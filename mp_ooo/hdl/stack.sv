==> flow/design.v <==
interface mem_itf_w_mask #(
    parameter               CHANNELS = 1,
    parameter               DWIDTH = 32,
    parameter               MWIDTH = DWIDTH / 8
)(
    input   bit             clk,
    input   bit             rst
);
    logic   [31:0]          addr    [CHANNELS];
    logic   [MWIDTH-1:0]    rmask   [CHANNELS];
    logic   [MWIDTH-1:0]    wmask   [CHANNELS];
    logic   [DWIDTH-1:0]    rdata   [CHANNELS];
    logic   [DWIDTH-1:0]    wdata   [CHANNELS];
    logic                   resp    [CHANNELS];
    bit                     error = 1'b0;
    modport dut (
        input               clk,
        input               rst,
        output              addr,
        output              rmask,
        output              wmask,
        input               rdata,
        output              wdata,
        input               resp
    );
    modport mem (
        input               clk,
        input               rst,
        input               addr,
        input               rmask,
        input               wmask,
        output              rdata,
        input               wdata,
        output              resp,
        output              error
    );
    modport mon (
        input               clk,
        input               rst,
        input               addr,
        input               rmask,
        input               wmask,
        input               rdata,
        input               wdata,
        input               resp,
        output              error
    );
endinterface
interface mem_itf_wo_mask #(
    parameter               CHANNELS = 1,
    parameter               DWIDTH = 32
)(
    input   bit             clk,
    input   bit             rst
);
    logic   [31:0]          addr    [CHANNELS];
    logic                   read    [CHANNELS];
    logic                   write   [CHANNELS];
    logic   [DWIDTH-1:0]    rdata   [CHANNELS];
    logic   [DWIDTH-1:0]    wdata   [CHANNELS];
    logic                   resp    [CHANNELS];
    bit                     error = 1'b0;
    modport dut (
        input               clk,
        input               rst,
        output              addr,
        output              read,
        output              write,
        input               rdata,
        output              wdata,
        input               resp
    );
    modport mem (
        input               clk,
        input               rst,
        input               addr,
        input               read,
        input               write,
        output              rdata,
        input               wdata,
        output              resp,
        output              error
    );
    modport mon (
        input               clk,
        input               rst,
        input               addr,
        input               read,
        input               write,
        input               rdata,
        input               wdata,
        input               resp,
        output              error
    );
endinterface
interface mem_itf_banked(
    input   bit             clk,
    input   bit             rst
);
    logic   [31:0]          addr;
    logic                   read;
    logic                   write;
    logic   [63:0]          wdata;
    logic                   ready;
    logic   [31:0]          raddr;
    logic   [63:0]          rdata;
    logic                   rvalid;
    bit                     error = 1'b0;
    modport dut (
        input               clk,
        input               rst,
        output              addr,
        output              read,
        output              write,
        output              wdata,
        input               ready,
        input               raddr,
        input               rdata,
        input               rvalid
    );
    modport mem (
        input               clk,
        input               rst,
        input               addr,
        input               read,
        input               write,
        input               wdata,
        output              ready,
        output              rdata,
        output              raddr,
        output              rvalid,
        output              error
    );
    modport mon (
        input               clk,
        input               rst,
        input               addr,
        input               read,
        input               write,
        input               wdata,
        input               ready,
        input               rdata,
        input               raddr,
        input               rvalid,
        input               error
    );
endinterface
interface mon_itf#(
            parameter       CHANNELS = 1
)(
    input   bit             clk,
    input   bit             rst
);
            logic           valid     [CHANNELS];
            logic   [63:0]  order     [CHANNELS];
            logic   [31:0]  inst      [CHANNELS];
            logic           halt      [CHANNELS];
            logic   [4:0]   rs1_addr  [CHANNELS];
            logic   [4:0]   rs2_addr  [CHANNELS];
            logic   [31:0]  rs1_rdata [CHANNELS];
            logic   [31:0]  rs2_rdata [CHANNELS];
            logic   [4:0]   rd_addr   [CHANNELS];
            logic   [31:0]  rd_wdata  [CHANNELS];
            logic   [4:0]   frd_addr  [CHANNELS];
            logic   [31:0]  frd_wdata [CHANNELS];
            logic   [31:0]  pc_rdata  [CHANNELS];
            logic   [31:0]  pc_wdata  [CHANNELS];
            logic   [31:0]  mem_addr  [CHANNELS];
            logic   [3:0]   mem_rmask [CHANNELS];
            logic   [3:0]   mem_wmask [CHANNELS];
            logic   [31:0]  mem_rdata [CHANNELS];
            logic   [31:0]  mem_wdata [CHANNELS];
            bit             error = 1'b0;
endinterface
package rv32i_types;
    localparam PR_WIDTH = 6;  
    localparam AR_WIDTH = 5;  
    localparam IQUEUE_WIDTH = 66;  
    localparam IQUEUE_DEPTH = 16;
    localparam FREE_LIST_WIDTH = PR_WIDTH;
    localparam FREE_LIST_DEPTH = 32;
    localparam ROB_QUEUE_WIDTH = 194;
    localparam ROB_QUEUE_DEPTH = 16;
    localparam RAT_PR_WIDTH = PR_WIDTH + 1;  
    localparam RAT_AR_WIDTH = AR_WIDTH;
    localparam ALU_RS_COUNT = 4;
    localparam MUL_RS_COUNT = 2;
    localparam DIV_RS_COUNT = 2; 
    localparam LHT_DEPTH = 16; 
    localparam PHT_DEPTH = 32;
    localparam GHR_SIZE = 4;
    localparam BTB_DEPTH = 32;
    typedef enum logic [6:0] {
        op_b_lui       = 7'b0110111,  
        op_b_auipc     = 7'b0010111,  
        op_b_jal       = 7'b1101111,  
        op_b_jalr      = 7'b1100111,  
        op_b_br        = 7'b1100011,  
        op_b_load      = 7'b0000011,  
        op_b_store     = 7'b0100011,  
        op_b_imm       = 7'b0010011,  
        op_b_reg       = 7'b0110011   
    } rv32i_opcode;
    typedef enum logic [2:0] {
        arith_f3_add   = 3'b000,  
        arith_f3_sll   = 3'b001,
        arith_f3_slt   = 3'b010,
        arith_f3_sltu  = 3'b011,
        arith_f3_xor   = 3'b100,
        arith_f3_sr    = 3'b101,  
        arith_f3_or    = 3'b110,
        arith_f3_and   = 3'b111
    } arith_f3_t;
    typedef enum logic [2:0] {
        branch_f3_beq  = 3'b000,
        branch_f3_bne  = 3'b001,
        branch_f3_blt  = 3'b100,
        branch_f3_bge  = 3'b101,
        branch_f3_bltu = 3'b110,
        branch_f3_bgeu = 3'b111
    } branch_f3_t;
    typedef enum logic [2:0] {
        load_f3_lb     = 3'b000,
        load_f3_lh     = 3'b001,
        load_f3_lw     = 3'b010,
        load_f3_lbu    = 3'b100,
        load_f3_lhu    = 3'b101
    } load_f3_t;
    typedef enum logic [2:0] {
        store_f3_sb    = 3'b000,
        store_f3_sh    = 3'b001,
        store_f3_sw    = 3'b010
    } store_f3_t;
    typedef enum logic [2:0] {
        alu_op_add     = 3'b000,
        alu_op_sll     = 3'b001,
        alu_op_sra     = 3'b010,
        alu_op_sub     = 3'b011,
        alu_op_xor     = 3'b100,
        alu_op_srl     = 3'b101,
        alu_op_or      = 3'b110,
        alu_op_and     = 3'b111
    } alu_ops;
    typedef enum logic [6:0] {
        base           = 7'b0000000,
        variant        = 7'b0100000
    } funct7_t;
    typedef enum logic [1:0] {
        snt = 2'b00,
        wnt = 2'b01,
        wt  = 2'b10,
        st  = 2'b11
    } bp_state_t;
    typedef union packed {
        logic [31:0] word;
        struct packed {
            logic [11:0] i_imm;
            logic [4:0]  rs1;
            logic [2:0]  funct3;
            logic [4:0]  rd;
            rv32i_opcode opcode;
        } i_type;
        struct packed {
            logic [6:0]  funct7;
            logic [4:0]  rs2;
            logic [4:0]  rs1;
            logic [2:0]  funct3;
            logic [4:0]  rd;
            rv32i_opcode opcode;
        } r_type;
        struct packed {
            logic [11:5] imm_s_top;
            logic [4:0]  rs2;
            logic [4:0]  rs1;
            logic [2:0]  funct3;
            logic [4:0]  imm_s_bot;
            rv32i_opcode opcode;
        } s_type;
        struct packed {
            logic [12:12] imm_b_1;
            logic [10:5] imm_b_2;
            logic [4:0]  rs2;
            logic [4:0]  rs1;
            logic [2:0]  funct3;
            logic [4:1]  imm_b_3;
            logic [11:11] imm_b_4;
            rv32i_opcode opcode;
        } b_type;
        struct packed {
            logic [31:12] imm;
            logic [4:0]   rd;
            rv32i_opcode  opcode;
        } j_type;
    } instr_t; 
    typedef enum logic [2:0] {
        idle = '0,
        burst_one = 3'b001,
        burst_two = 3'b010,
        burst_three = 3'b011,
        burst_four = 3'b100,
        respond = 3'b101
    } adapter_state;
    typedef struct packed {
        logic   [31:0]  addr;
        logic   [3:0]   rmask;
        logic   [3:0]   wmask;
        logic   [31:0]  wdata;
    } s1_s2_stage_reg_t;
    typedef struct packed {
        logic   [31:0]  pc;
        logic   [31:0]  inst;
        bp_state_t   bp_curr_state;
        logic   [$clog2(LHT_DEPTH)-1:0] br_pattern;
        bp_state_t   gshare_bp_curr_state;
        logic   [$clog2(LHT_DEPTH)-1:0] ghr_val;
        logic   tournament_output;
        logic   [31:0] btb_pc_next;
    } iq_struct_t;
    typedef struct packed {
        logic                                commit;
        logic   [AR_WIDTH-1:0]                   rd;
        logic   [PR_WIDTH-1:0]                   pd;
        logic   [AR_WIDTH-1:0]                  rs1; 
        logic   [AR_WIDTH-1:0]                  rs2; 
        logic   [PR_WIDTH-1:0]                  ps1;
        logic   [PR_WIDTH-1:0]                  ps2;
        logic   [31:0]                         inst;
        logic   [31:0]                           pc;
        logic   [31:0]                      pc_next;
        logic   [63:0]                        order;
        logic                                 flush; 
        bp_state_t                          bp_prev_state;
        logic  [$clog2(LHT_DEPTH)-1:0]      prev_pattern;
        logic                               predictor_used;
        logic                               branch_taken;
        logic  [$clog2(LHT_DEPTH)-1:0]      ghr_val;
    } rob_entry_t;
    typedef struct packed {
        logic                                   ps1_valid;
        logic                                   ps2_valid;
        logic   [PR_WIDTH-1:0]                  ps1;
        logic   [PR_WIDTH-1:0]                  ps2;
        logic   [PR_WIDTH-1:0]                  pd;
        logic   [AR_WIDTH-1:0]                  rd; 
        logic   [$clog2(ROB_QUEUE_DEPTH)-1:0]   rob_entry;
        logic   [31:0]                          pc;
        logic                                   br_en;
        logic   [6:0]                           op_code;
        logic   [31:0]                          imm;
        logic   [2:0]                           funct3;   
        logic   [6:0]                           funct7; 
        bp_state_t                              bp_curr_state;
        logic   [$clog2(LHT_DEPTH)-1:0]         br_pattern;  
        logic                                   predictor_used;
        logic   [$clog2(LHT_DEPTH)-1:0] ghr_val;
        logic   [31:0]                  btb_pc_next;
        logic                                   data_available; 
        logic       [31:0]                      load_data; 
    } res_station_struct_t;
    typedef struct packed {
        logic                                   busy;
        logic                                   ps1_valid;
        logic                                   ps2_valid;
        logic   [PR_WIDTH-1:0]                  ps1;
        logic   [PR_WIDTH-1:0]                  ps2;
        logic   [PR_WIDTH-1:0]                  pd;
        logic   [AR_WIDTH-1:0]                  rd; 
        logic   [$clog2(ROB_QUEUE_DEPTH)-1:0]   rob_entry;
        logic   [31:0]                          pc;
        logic                                   br_en;
        logic   [6:0]                           op_code;
        logic   [31:0]                          imm;
        logic   [2:0]                           funct3;   
        logic   [6:0]                           funct7;   
        bp_state_t                           bp_curr_state;
        logic   [$clog2(LHT_DEPTH)-1:0]         br_pattern;  
        logic                                   predictor_used;
        logic   [$clog2(LHT_DEPTH)-1:0] ghr_val;
        logic   [31:0]                  btb_pc_next;
        logic       [31:0]                      age; 
    } res_station_entry_t;
    typedef struct packed {
        logic   [PR_WIDTH-1:0]                  pd;
        logic   [31:0]                          pv; 
        logic   [AR_WIDTH-1:0]                  rd; 
        logic                                   regf_we; 
        logic   [$clog2(ROB_QUEUE_DEPTH)-1:0]   rob_entry;
        logic   [31:0]                          pc;
        logic                                   update_pc_next;
        logic   [31:0]                          pc_next;
        logic                                   branch_taken;
    } execution_out_t;
    typedef struct packed {
        logic   [PR_WIDTH-1:0]                  pd;
        logic   [31:0]                          pv; 
        logic   [AR_WIDTH-1:0]                  rd; 
        logic                                   regf_we; 
        logic   [$clog2(ROB_QUEUE_DEPTH)-1:0]   rob_entry;
        logic   [31:0]                          pc;
        logic                                   update_pc_next;
        logic   [31:0]                          pc_next;
        logic                                   branch_taken;
    } CDB_t;
    typedef struct packed {
        logic                                   ps1_valid;
        logic                                   ps2_valid;
        logic   [PR_WIDTH-1:0]                  ps1;
        logic   [PR_WIDTH-1:0]                  ps2;
        logic   [PR_WIDTH-1:0]                  pd;
        logic   [AR_WIDTH-1:0]                  rd; 
        logic   [$clog2(ROB_QUEUE_DEPTH)-1:0]   rob_entry;
        logic   [31:0]                          pc;
        logic                                   br_en;
        logic   [6:0]                           op_code;
        logic   [31:0]                          imm;
        logic   [2:0]                           funct3;   
        logic   [6:0]                           funct7; 
        bp_state_t                           bp_curr_state;  
        logic   [$clog2(LHT_DEPTH)-1:0]         br_pattern;  
        logic                                   predictor_used;
        logic   [$clog2(LHT_DEPTH)-1:0] ghr_val;
        logic   [31:0]                  btb_pc_next;
        logic                                   data_available; 
        logic       [31:0]                      load_data; 
    } ls_queue_entry_t;  
    typedef struct packed {
        logic                                   ps1_valid;
        logic                                   ps2_valid;
        logic   [PR_WIDTH-1:0]                  ps1;
        logic   [PR_WIDTH-1:0]                  ps2;
        logic   [PR_WIDTH-1:0]                  pd;
        logic   [AR_WIDTH-1:0]                  rd; 
        logic   [$clog2(ROB_QUEUE_DEPTH)-1:0]   rob_entry;
        logic   [31:0]                          pc;
        logic                                   br_en;
        logic   [6:0]                           op_code;
        logic   [31:0]                          imm;
        logic   [2:0]                           funct3;   
        logic   [6:0]                           funct7;   
        logic                                   valid;
    } ls_queue_entry_t_2;
    typedef struct packed {
        logic   [31:0]  addr2;
        logic   [31:0]  addr;
        logic   [31:0]  rdata;
        logic   [31:0]  wdata;
        logic   [3:0]   rmask;
        logic   [3:0]   wmask;
        logic   [2:0]                           funct3; 
        logic   [PR_WIDTH-1:0]                  pd;
        logic   [31:0]                          pv; 
        logic   [AR_WIDTH-1:0]                  rd; 
        logic                                   regf_we; 
        logic   [$clog2(ROB_QUEUE_DEPTH)-1:0]   rob_entry;
        logic   [31:0]                          pc;
        logic                                   update_pc_next;
        logic   [31:0]                          pc_next;
        logic                                   data_available; 
        logic       [31:0]                      load_data; 
    } split_lsq_t;
    typedef struct packed {
        logic   [31:0]  addr;
        logic   [31:0]  rdata;
        logic   [31:0]  wdata;
        logic   [3:0]   rmask;
        logic   [3:0]   wmask;
    } rvfi_mem_signals_t;
endpackage
package params;
endpackage
module stack #(
    parameter DATA_WIDTH = 32,        
    parameter STACK_DEPTH = 16       
) (
    input  logic                  clk,            
    input  logic                  rst,          
    input  logic                  push,           
    input  logic                  pop,            
    input  logic [DATA_WIDTH-1:0] push_data,      
    output logic [DATA_WIDTH-1:0] pop_data,       
    output logic                  full,           
    output logic                  empty           
);
    localparam ADDR_WIDTH = $clog2(STACK_DEPTH);  
    logic [DATA_WIDTH-1:0] stack_mem [0:STACK_DEPTH-1];  
    logic [ADDR_WIDTH-1:0] sp;                           
    assign full  = (sp == 4'd7);
    assign empty = (sp == '0);
    assign pop_data = empty ? '0 : stack_mem[sp - 1];
    always_ff @(posedge clk) begin
        if (rst) begin
            sp <= '0;  
        end else begin
            if (push && !empty && pop && !full) begin
                stack_mem[sp] <= push_data;
            end else begin
                if (pop && !empty) begin
                    stack_mem[sp] <= '1;
                    sp <= sp - 1'b1;               
                end
                if (push && !full) begin
                    stack_mem[sp] <= push_data;  
                    sp <= sp + 1'b1;               
                end
            end
        end
    end
endmodule
Step by step through the tools: stack
What the tools print for stack, step after step.
Line numbers count from 1 in the design file above.
{"block": "setup", "top": "stack", "clock": "clk", "lib": "sky130hd", "pvt_corner": "tt_025C_1v80"}

Word level
Source: Yosys, flattened and elaborated, memories not mapped. Widths are those after wreduce. Registers that Yosys merges into a memory's read port (data or address) are not register bits. Print and check cells do not count.
Memory sizes are those after Yosys's memory passes, which may raise the word count (mostly to a power of two), join words into wider ones and drop unused or constant bits.
{"block": "bits", "regBits": 4, "mem_bits_rw": 512, "n_memories": 1}
{"block": "op_classes", "addsub": 3, "equal": 1, "mux": 18, "logic": 3, "reduce_and_logical": 10}
{"block": "memory_table", "memory": "stack_mem", "words": 16, "word_bits": 32, "read_ports": 1, "write_ports": 1, "line_no": 485, "rtl": "logic [DATA_WIDTH-1:0] stack_mem [0:STACK_DEPTH-1];"}
{"block": "ops", "operator": "32-bit two-way mux", "count": 8}
{"block": "ops", "operator": "4-bit by 1-bit subtractor with 4-bit output (second input constant)", "count": 2}
{"block": "ops", "operator": "4-bit two-way mux", "count": 2}
{"block": "ops", "operator": "1-bit two-way mux", "count": 8}
{"block": "ops", "operator": "1-bit logical AND", "count": 5}
{"block": "ops", "operator": "4-bit by 1-bit adder with 4-bit output (second input constant)", "count": 1}
{"block": "ops", "operator": "4-bit by 3-bit equality test with 1-bit output (second input constant)", "count": 1}
{"block": "ops", "operator": "4-bit zero test", "count": 1}
{"block": "ops", "operator": "1-bit bitwise OR", "count": 2}
{"block": "ops", "operator": "1-bit zero test", "count": 2}
{"block": "ops", "operator": "2-bit AND reduction", "count": 1}
{"block": "ops", "operator": "2-bit nonzero test", "count": 1}
{"block": "ops", "operator": "1-bit inverter", "count": 1}

Depth
Depth = most cells in a row (Yosys ltp): at word level without a register or memory, in the mapped netlist without a sequential cell, where the memories' decode and read muxes count.
{"block": "depth", "word_depth": 9, "abc_area": 0, "depth_mapped": 10, "depth_no_buf": 7}

Synthesis result
Yosys stat after the flow's synthesis: flattened, memories mapped to cells. It holds for the ABC_AREA given above (unset counts as 0); a run with the other value may have another netlist.
{"block": "types", "cell_type": "sky130_fd_sc_hd__edfxtp_1", "count": 512, "area_total_um2": 1.54E+04}
{"block": "types", "cell_type": "sky130_fd_sc_hd__mux4_2", "count": 128, "area_total_um2": 2.88E+03}
{"block": "types", "cell_type": "sky130_fd_sc_hd__mux2i_1", "count": 65, "area_total_um2": 650.624}
{"block": "types", "cell_type": "sky130_fd_sc_hd__o22ai_1", "count": 33, "area_total_um2": 206.448}
{"block": "types", "cell_type": "sky130_fd_sc_hd__or2_2", "count": 31, "area_total_um2": 193.936}
{"block": "types", "cell_type": "sky130_fd_sc_hd__buf_6", "count": 10, "area_total_um2": 112.608}
{"block": "types", "cell_type": "sky130_fd_sc_hd__dfxtp_1", "count": 4, "area_total_um2": 80.077}
{"block": "types", "cell_type": "sky130_fd_sc_hd__clkbuf_1", "count": 19, "area_total_um2": 71.318}
{"block": "types", "cell_type": "sky130_fd_sc_hd__buf_4", "count": 8, "area_total_um2": 60.058}
{"block": "types", "cell_type": "sky130_fd_sc_hd__ha_1", "count": 4, "area_total_um2": 50.048}
{"block": "types", "cell_type": "sky130_fd_sc_hd__and4bb_2", "count": 3, "area_total_um2": 37.536}
{"block": "types", "cell_type": "sky130_fd_sc_hd__nor2_1", "count": 10, "area_total_um2": 37.536}
{"block": "types", "cell_type": "sky130_fd_sc_hd__nor3_1", "count": 6, "area_total_um2": 30.029}
{"block": "types", "cell_type": "sky130_fd_sc_hd__xnor2_4", "count": 1, "area_total_um2": 27.526}
{"block": "types", "cell_type": "sky130_fd_sc_hd__buf_2", "count": 5, "area_total_um2": 25.024}
{"block": "types", "cell_type": "sky130_fd_sc_hd__inv_1", "count": 6, "area_total_um2": 22.522}
{"block": "types", "cell_type": "sky130_fd_sc_hd__nand2_1", "count": 6, "area_total_um2": 22.522}
{"block": "types", "cell_type": "sky130_fd_sc_hd__xnor3_1", "count": 1, "area_total_um2": 22.522}
Other cell types: 26; their cells: 35.
{"block": "mapped", "buf_cells": 48, "sequential_area_um2": 15454.8, "ffs": 516, "area_um2": 20158.1, "stdcells": 887}

Worst setup path after synthesis
Source: OpenSTA report_checks on the synthesized netlist (no wires, ideal clock, input and output delay 20% of the period each), path of least setup slack; recovery checks are left aside. Register names are those of the netlist, which keeps one name where synthesis merged equal registers.
{"block": "synth_timing", "path_type": "register -> register", "from": "register sp[0]", "to": "memory stack_mem[1][0]", "setup_slack_ns": 1.017, "clock_period_ns": 5.51, "arrival_ns": 4.032, "stages": 11, "path_delay_ns": 4.493, "launch_ns": 0.000, "n_path_buf": 3, "period_less_setup_slack_ns": 4.493}
"path_delay_ns" = arrival - input delay + setup time.
"stages" counts driving pins, that of a launching flip-flop among them; a cell with two outputs on the path counts twice.
"period_less_setup_slack_ns" is the clock period less the worst setup slack; recovery checks do not enter. This is arithmetic on one report: input and output delays are still those of the set period (20% each).
The rows between start and end are the longest chain of elaborated cells between them; the timing report does not say that the signal goes this way. Where chains are equally long, one stands for them.
A line is the first line of the expression or statement that the cell stems from. Yosys adds cells for indexed reads and writes and turns some case tables into memories.
At most two assigning lines are given for a register; there are more.
Only ways into the end's enable, where the timed path ends, are counted here.
{"block": "synth_via", "path_cell_list": "sky130_fd_sc_hd__dfxtp_1 > sky130_fd_sc_hd__buf_6 > sky130_fd_sc_hd__buf_6 > sky130_fd_sc_hd__buf_6 > sky130_fd_sc_hd__inv_1 > sky130_fd_sc_hd__ha_1 > sky130_fd_sc_hd__or3b_4 > sky130_fd_sc_hd__inv_2 > sky130_fd_sc_hd__o22ai_1 > sky130_fd_sc_hd__nand3_1 > sky130_fd_sc_hd__nor3_1", "elab_chain_len": 9}
{"block": "synth_rtl", "item": "from (decl)", "line_no": 486, "rtl": "logic [ADDR_WIDTH-1:0] sp;"}
{"block": "synth_rtl", "item": "from (assign)", "line_no": 499, "rtl": "sp <= sp - 1'b1;"}
{"block": "synth_rtl", "item": "from (assign)", "line_no": 503, "rtl": "sp <= sp + 1'b1;"}
{"block": "synth_rtl", "item": "4-bit zero test", "line_no": 488, "rtl": "assign empty = (sp == '0);"}
{"block": "synth_rtl", "item": "1-bit zero test", "line_no": 494, "rtl": "if (push && !empty && pop && !full) begin"}
{"block": "synth_rtl", "item": "1-bit logical AND (3 in a row)", "line_no": 494}
{"block": "synth_rtl", "item": "1-bit two-way mux", "line_no": 494}
{"block": "synth_rtl", "item": "1-bit two-way mux", "line_no": 491, "rtl": "if (rst) begin"}
{"block": "synth_rtl", "item": "1-bit bitwise OR (2 in a row)"}
{"block": "synth_rtl", "item": "to (decl)", "line_no": 485, "rtl": "logic [DATA_WIDTH-1:0] stack_mem [0:STACK_DEPTH-1];"}
Nets of the timed path that keep an RTL name, with a line that drives or declares them; the list need not be complete.
{"block": "synth_named_nets", "signal": "empty", "line_no": 488}

Timing after layout
Path of least setup slack in the final report of record 1 (OpenROAD, finished layout, wires in). Where an end is a register, its clock arrival counts in the times.
{"block": "layout_timing", "path_type": "register -> output", "from": "register sp[0]", "to": "output port pop_data[9]", "launch_ns": 0.59, "n_path_buf": 3, "stages": 9, "setup_slack_ns": 1.40, "arrival_ns": 4.61, "clock_period_ns": 7.52}
The rows between start and end are the longest chain of elaborated cells between them; the timing report does not say that the signal goes this way. Where chains are equally long, one stands for them.
The chain passes a memory read, where the word-level depth is cut; so it can be longer than that depth.
At most two assigning lines are given for a register; there are more.
{"block": "layout_via", "path_cell_list": "sky130_fd_sc_hd__dfxtp_4 > sky130_fd_sc_hd__inv_1 > sky130_fd_sc_hd__ha_4 > sky130_fd_sc_hd__xor2_4 > sky130_fd_sc_hd__buf_4 > sky130_fd_sc_hd__nand2_1 > sky130_fd_sc_hd__buf_4 > sky130_fd_sc_hd__o22ai_1 > sky130_fd_sc_hd__clkdlybuf4s50_1", "elab_chain_len": 3}
{"block": "layout_rtl", "item": "from (decl)", "line_no": 486, "rtl": "logic [ADDR_WIDTH-1:0] sp;"}
{"block": "layout_rtl", "item": "from (assign)", "line_no": 499, "rtl": "sp <= sp - 1'b1;"}
{"block": "layout_rtl", "item": "from (assign)", "line_no": 503, "rtl": "sp <= sp + 1'b1;"}
{"block": "layout_rtl", "item": "4-bit by 1-bit subtractor with 4-bit output", "line_no": 489, "rtl": "assign pop_data = empty ? '0 : stack_mem[sp - 1];"}
{"block": "layout_rtl", "item": "memory read 16 x 32 bit", "line_no": 485, "rtl": "logic [DATA_WIDTH-1:0] stack_mem [0:STACK_DEPTH-1];"}
{"block": "layout_rtl", "item": "32-bit two-way mux", "line_no": 489}
{"block": "layout_rtl", "item": "to (decl)", "line_no": 480, "rtl": "output logic [DATA_WIDTH-1:0] pop_data,"}

Add stored flow runs of stack

Record of 2 stored runs of the RTL-to-layout flow on stack, platform sky130hd. The runs are unordered. Constraints: input delay and output delay 20% of the set period each, output load 0.01 pF.
"achieved_clock_period_ns": clock period set for the run, less the worst setup slack. It is reckoned from that one timing run; input and output delays stay at 20% of the period that was set.
"worst_setup_path_time_ns" means the part of the period allowed to the worst setup path (the constraints hold back 20% at inputs and 20% at outputs) less its slack; where the path has registers, the arrival times of their clocks count too.
"power.total_mw": no workload was simulated; the value follows from the tool's default switching activity.

{"run": "record 1", "settings": { "period_ns": 7.52, "CORE_UTILIZATION": 15, "CORE_ASPECT_RATIO": 1.68, "CORE_MARGIN": 6, "CELL_PAD_IN_SITES_GLOBAL_PLACEMENT": 0, "TNS_END_PERCENT": 90, "ABC_AREA": 0, "GPL_ROUTABILITY_DRIVEN": 1, "SLEW_MARGIN": 5, "MIN_ROUTING_LAYER": "met2", "CAP_MARGIN": 20 }, "results": { "synthArea_um2": 20158.1, "worst_setup_path_time_ns": 4.61, "critical_path_type": "register -> output", "worst_hold_slack_ns": 0.682, "finish.stdcell_area_um2": 24657.4, "power.total_mw": 9.183, "design.die.area_um2": 143628.0, "setup_ws_ns": 1.402, "timing.setup.tns_ns": 0.000, "achieved_clock_period_ns": 6.118, "layout_utilization_frac": 0.186 }}
{"run": "record 2", "settings": { "period_ns": 2.99, "CORE_UTILIZATION": 41, "SETUP_SLACK_MARGIN": 0.13, "PLACE_DENSITY": 0.93, "HOLD_SLACK_MARGIN": 0.08, "CORE_MARGIN": 2, "CELL_PAD_IN_SITES_DETAIL_PLACEMENT": 2, "ABC_AREA": 0, "GPL_ROUTABILITY_DRIVEN": 0, "CTS_CLUSTER_SIZE": 21, "CAP_MARGIN": 30, "MAX_ROUTING_LAYER": "met5", "SLEW_MARGIN": 20 }, "results": { "synthArea_um2": 20158.1, "worst_setup_path_time_ns": 2.79, "critical_path_type": "register -> output", "worst_hold_slack_ns": 0.742, "finish.stdcell_area_um2": 25984.9, "power.total_mw": 29.902, "design.die.area_um2": 50956.3, "setup_ws_ns": -0.396, "timing.setup.tns_ns": -9.280, "achieved_clock_period_ns": 3.386, "layout_utilization_frac": 0.533 }}
